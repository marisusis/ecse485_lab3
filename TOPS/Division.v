==> flow/design.v <==
module addsub (
    r,
    a,
    b,
    control
);
  wire co;
  output [3:0] r;
  input [3:0] a, b;
  input control;
  assign r = (control == 0 ? a + b : a - b);
endmodule
module Areg (
    Q,
    D,
    SI,
    clock,
    C
);
  input [3:0] D;
  input clock, SI;
  input [1:0] C;
  output [3:0] Q;
  reg [3:0] Q;
  parameter Load = 2'b00, Reset = 2'b01, Shift = 2'b10, Hold = 2'b11;
  always @(posedge clock) begin
    case (C)
      Reset: Q = 4'b0000;
      Load:  Q = D;
      Shift: Q = {Q[2:0], SI};
    endcase
  end
endmodule
module Mreg (
    Q,
    D,
    clock,
    C
);
  input [3:0] D;
  input clock, C;
  output [3:0] Q;
  reg [3:0] Q;
  parameter Load = 1'b1, Hold = 1'b0;
  always @(posedge clock) begin
    if (C == Load) Q = D;
    else;
  end
endmodule
module Qreg (
    Q,
    D,
    clock,
    C
);
  input clock;
  input [2:0] C;
  input [3:0] D;
  output [3:0] Q;
  reg [3:0] Q;
  parameter Load = 3'b000, Reset = 3'b001, Shift = 3'b010, Hold = 3'b011;
	parameter Set1 = 3'b100;
  always @(posedge clock) begin
    case (C)
      Hold:  ;
      Reset: Q = 4'b0000;
      Load:  Q = D;
      Shift: Q = {Q[2:0], 1'b0};
	    Set1: Q[0] = 1;
    endcase
  end
endmodule
module ControlLogic( clock, start, QCnt, ACnt, doneCnt, MCnt, adderCnt, A, adderOut);
	input clock, start;
	input [3:0] A, adderOut;
	output doneCnt, MCnt, adderCnt;
	output [2:0] QCnt;
	output[1:0] ACnt;
	reg adderCnt, doneCnt, MCnt;
	reg [2:0] QCnt;
	reg [1:0] ACnt;
	parameter s0 = 2'b00, 
		  s1 = 2'b01, 
		  s2 = 2'b10, 
		  start_state=2'b11 ;
	parameter Load= 3'b000, Reset= 3'b001, Shift= 3'b010, Hold= 3'b011,
		  Add = 1'b0 , Sub  = 1'b1,
		  LD  = 1'b1 , HD   = 1'b0,
		  Set1 = 3'b100;
	reg [2:0] NEXT_STATE; 
	reg [2:0] count;
always @(posedge clock) begin
	case(NEXT_STATE)
		start_state:
		begin
			case(start)
			1'b1: begin
				{adderCnt, ACnt , MCnt, QCnt, doneCnt} =
				{     Add, Reset, LD  , Load, 1'b0};
				NEXT_STATE=s0;
				count = 4;
			      end 
			  1'b0:begin
				{adderCnt, ACnt , MCnt, QCnt, doneCnt} =
				{Add     , Hold , HD  , Hold, 1'b1};
				NEXT_STATE = start_state;
				count = 0;
			     end
		     endcase
	        end
		s0: begin
			ACnt = Shift;
			QCnt = Shift;
			NEXT_STATE = s1;
		    end
		s1: begin
			QCnt = Hold;
			ACnt = Hold;
			adderCnt = Sub;
			NEXT_STATE = s2;
		end
		s2: begin
			if (adderOut[3] == 1) begin
				adderCnt = Add;
				ACnt = Hold;
			end else begin
				QCnt = Set1;
				ACnt = Load;
			end
			NEXT_STATE = s0;
			count = count - 1;
			if (count == 0) begin
				doneCnt = 1;
				NEXT_STATE = start_state;
			end
		end
		default: begin
			{adderCnt, ACnt , MCnt, QCnt} =
			{Add     , Hold , HD  , Hold};
			NEXT_STATE = start_state; 
		end
	endcase
end
endmodule
module division (
    clock,
    start,
    Divisor,
    Dividend,
    Ar,
    Qr,
    Done
);
  input clock, start;
  input [3:0] Divisor, Dividend;
  output [3:0] Ar, Qr;
  output Done;
  wire [3:0] Qr, Ar, Mr, Rr;
  wire [1:0] ACnt;
  wire adderCnt, MCnt;
  wire [2:0] QCnt;
  ControlLogic CONTROL (
      clock,
      start,
      QCnt,
      ACnt,
      Done,
      MCnt,
      adderCnt,
	  Ar,
      Rr
  );
  Areg A (
      Ar,
      Rr,
      Qr[3],
      clock,
      ACnt
  );
  Mreg M (
      Mr,
      Divisor,
      clock,
      MCnt
  );
  Qreg Q (
      Qr,
      Dividend,
      clock,
      QCnt
  );
  addsub ADDSUB (
      Rr,
      Ar,
      Mr,
      adderCnt
  );
endmodule
Step by step through the tools: division
What the tools print for division, step after step.
Line numbers count from 1 in the design file above.
Operators: Yosys type, input widths -> output width; for muxes data width and select width s.
Library cell names are shortened.
A cell with n/a has no value.
Design
  top: division
  clock: clock
  cell library: sky130hd
  timing corner: tt_025C_1v80

After elaboration
Counts by Yosys on the flattened word-level netlist (proc, flatten, opt, wreduce; memories kept). Register bits leave out memories and registers merged into their read ports (data or address). Print and check cells are left out. Cells with the same type and inputs are merged into one.
Storage and ports
  register bits: 26
  bits of input ports: 10
  output and inout bits: 9
  elaborated cells: 58
Operators by class
  add/sub/neg operators: 3
  bitwise logic cells: 2
  mux-type cells: 19
  equal/unequal tests: 11
  reductions and logical operators: 12
Operators by type and width (number)
  $pmux 3 s3: 2
  $pmux 3 s2: 3
  $pmux 8 s2: 1
  $pmux 4 s3: 1
  $pmux 3 s4: 1
  $eq 3x2->1 const B: 3
  $logic_not 3->1: 3
  $reduce_bool 3->1: 3
  $eq 3x1->1 const B: 2
  $pmux 2 s3: 1
  $ne 2x1->1 const B: 2
  $reduce_and 2->1: 2
  $add 4x4->4: 1
  $sub 4x4->4: 1
  $pmux 1 s4: 1
  $mux 4: 1
  $pmux 1 s2: 2
  $mux 2: 2
  $sub 3x1->3 const B: 1
  $eq 3x3->1 const B: 1
  $reduce_or 3->1: 1
  $pmux 1 s3: 1
  $mux 3: 1
  $not 1->1: 2
  $eq 2x1->1 const B: 1
  $eq 2x2->1 const B: 1
  $ne 2x2->1 const B: 1
  $logic_not 2->1: 1
Other operator kinds: 3; their cells: 4.

Longest topological paths
Longest topological path by Yosys (ltp), each cell counted once; first at word level (registers and memories cut), then after technology mapping (sequential cells cut; the memories' decode and read muxes count).
Logic depth
  depth after elaboration: 4
  ABC_AREA: 0
  mapped depth: 9

Synthesis result
Source: synth_stat.txt of the flow (Yosys; design flattened, memories mapped). It holds for the ABC_AREA given above (unset counts as 0); a run with the other value may have another netlist.
Synthesis totals
  cell count: 113
  mapped flip-flops: 26
  sequential part of the area: 700.7 um^2
  synthesis area: 1320.0 um^2
Cells by type (number)
  edfxtp_1: 18
  dfxtp_1: 8
  ha_1: 11
  inv_1: 15
  mux2_2: 4
  a2111oi_0: 4
  nand2_1: 8
  nor3_1: 6
  o21ai_0: 6
  xnor2_1: 3
  fa_1: 1
  or2_2: 3
  a211o_1: 2
  a21oi_2: 2
  xor2_1: 2
  nor2_1: 4
  or3_1: 2
  or3_4: 1
Not listed: further types 13, cells in them 13.
By module: a second synthesis without flattening, with its own total; a netlist apart from the flattened one above.
Second synthesis, totals
  cell total of the unflattened synthesis: 108
  area total of the unflattened synthesis: 1322.5 um^2
Rows give one instance, submodules left out.
Modules
  ControlLogic: instances 1, area 603.1 um^2, sequential area 350.3 um^2, cells 49
  Qreg: instances 1, area 224.0 um^2, sequential area 120.1 um^2, cells 17
  Areg: instances 1, area 190.2 um^2, sequential area 120.1 um^2, cells 14
  addsub: instances 1, area 185.2 um^2, sequential area 0.0 um^2, cells 24
  Mreg: instances 1, area 120.1 um^2, sequential area 120.1 um^2, cells 4
  division: instances 1, area 0.0 um^2, sequential area 0.0 um^2, cells 0

Path before layout
Source: OpenSTA report_checks on the synthesized netlist (no wires, ideal clock, input and output delay 20% of the period each), path of least setup slack; recovery checks are left aside. Register names are those of the netlist, which keeps one name where synthesis merged equal registers.
Timing after synthesis
  path kind: register to register
  from: reg M.Q[0]
  to: reg CONTROL.adderCnt
  path slack: 1039 ps
  data required time: 2957 ps
  path delay: 2211 ps
  clock period: 3250 ps
  stages: 10
  arrival: 1918 ps
  library setup time: 293 ps
  synthesis period reached: 2211 ps
"path delay" = arrival - input delay + setup time.
"stages": output pins that drive a net of the path, with the launching flip-flop's if there is one; two outputs of one cell count as two.
"synthesis period reached" is the clock period less the worst setup slack; recovery checks do not enter. This is arithmetic on one report: input and output delays are still those of the set period (20% each).
Between the ends stands the longest chain of elaborated cells between them, by number of cells; it is not shown to be the way that was timed. Of several equally long chains one is given.
A line is the first line of the expression or statement that the cell stems from. Yosys adds cells for indexed reads and writes and turns some case tables into memories.
The path ends at the enable pin of a flip-flop; only ways to that pin are counted.
Between the ends, after synthesis
  path through: edfxtp_1 > inv_1 > ha_1 > mux2_2 > inv_1 > ha_1 > nor2b_1 > o21a_1 > o221ai_1 > and3b_1
  length of the longest elaborated chain: 4
  elaborated cells on any way between the ends: 5
  RTL lines with such cells: 1
  those cells by class: add/sub (2); eq/ne (1); mux (1); reduce/logical (1)
Ends and longest elaborated chain, after synthesis
  from (decl): line 42  | output [3:0] Q;
  from (assign): line 46  | if (C == Load) Q = D;
  $add 4x4->4: line 11  | assign r = (control == 0 ? a + b : a - b);
  $mux 4: line 11
  $ne 2x1->1
  $reduce_and 2->1
  to (assign): line 119  | adderCnt = Sub;
  to (assign): line 124  | adderCnt = Add;
  to (decl): line 76  | output doneCnt, MCnt, adderCnt;

Timing after layout
Path of least setup slack in the final report of job 2 (OpenROAD, finished layout, wires in). Where an end is a register, its clock arrival counts in the times.
The report prints the path's times to 10 ps; the period is as set.
Timing post-layout
  path kind: register to register
  from: reg M.Q[1]
  to: reg A.Q[3]
  clock period: 4440 ps
  library setup time: 230 ps
  stages: 10
  path slack: 2030 ps
  arrival: 2510 ps
  data required time: 4540 ps
Between the ends stands the longest chain of elaborated cells between them, by number of cells; it is not shown to be the way that was timed. Of several equally long chains one is given.
At most two assigning lines are given for a register; there are more.
Between the ends, post-layout
  path through: edfxtp_1 > inv_1 > ha_1 > mux2_2 > inv_1 > ha_1 > nor2b_1 > o21ai_1 > a2111oi_0 > a221o_1
  length of the longest elaborated chain: 3
  elaborated cells on any way between the ends: 4
  RTL lines with such cells: 2
  those cells by class: add/sub (2); mux (2)
Ends and longest elaborated chain, post-layout
  from (decl): line 42  | output [3:0] Q;
  from (assign): line 46  | if (C == Load) Q = D;
  $add 4x4->4: line 11  | assign r = (control == 0 ? a + b : a - b);
  $mux 4: line 11
  $pmux 4 s3: line 27  | case (C)
  to (assign): line 28  | Reset: Q = 4'b0000;
  to (assign): line 30  | Shift: Q = {Q[2:0], SI};
  to (decl): line 23  | output [3:0] Q;

FLOW RESULTS
============

Top module division; platform sky130hd; tools Yosys and OpenROAD; 2 stored runs in no particular order. Input and output delays are each 20% of the period that was set; the output load is 0.01 pF.
"achieved clock period" means the clock period less the worst setup slack. The figure is calculated, with input and output delays left at 20% of the set period.
"worst setup path time": the worst setup path's part of the clock period (all of it between registers, 20% less for each end at a port) less its slack. A launch clock that arrives late makes it longer, a capture clock that arrives late makes it shorter.
"worst setup path time" is known to 10 ps.
[job 1] settings: period_ns=2.06, CORE_UTILIZATION=45, SETUP_SLACK_MARGIN=0.55, PLACE_DENSITY=0.73, CORE_MARGIN=4, CELL_PAD_IN_SITES_GLOBAL_PLACEMENT=3, CELL_PAD_IN_SITES_DETAIL_PLACEMENT=1, ABC_AREA=1, GPL_TIMING_DRIVEN=0, SLEW_MARGIN=30, MAX_ROUTING_LAYER=met5, CAP_MARGIN=20
[job 1] result: did not finish, placement stopped with GPL-0301
[job 2] settings: period_ns=4.44, CORE_UTILIZATION=49, PLACE_DENSITY=0.87, CELL_PAD_IN_SITES_GLOBAL_PLACEMENT=0, TNS_END_PERCENT=55, GPL_TIMING_DRIVEN=0, CTS_CLUSTER_DIAMETER=147, MIN_ROUTING_LAYER=met1, MAX_ROUTING_LAYER=met4, CAP_MARGIN=20, CORE_MARGIN=2, SLEW_MARGIN=20
[job 2] result: chip area after synthesis (Yosys) 1320.0 um^2, die area 3124.8 um^2, utilization 62.4 %, worst setup slack after layout 2027 ps, total negative slack 0 ps, worst hold slack 588 ps, achieved clock period 2413 ps, worst setup path time 2410 ps, worst setup path kind register to register
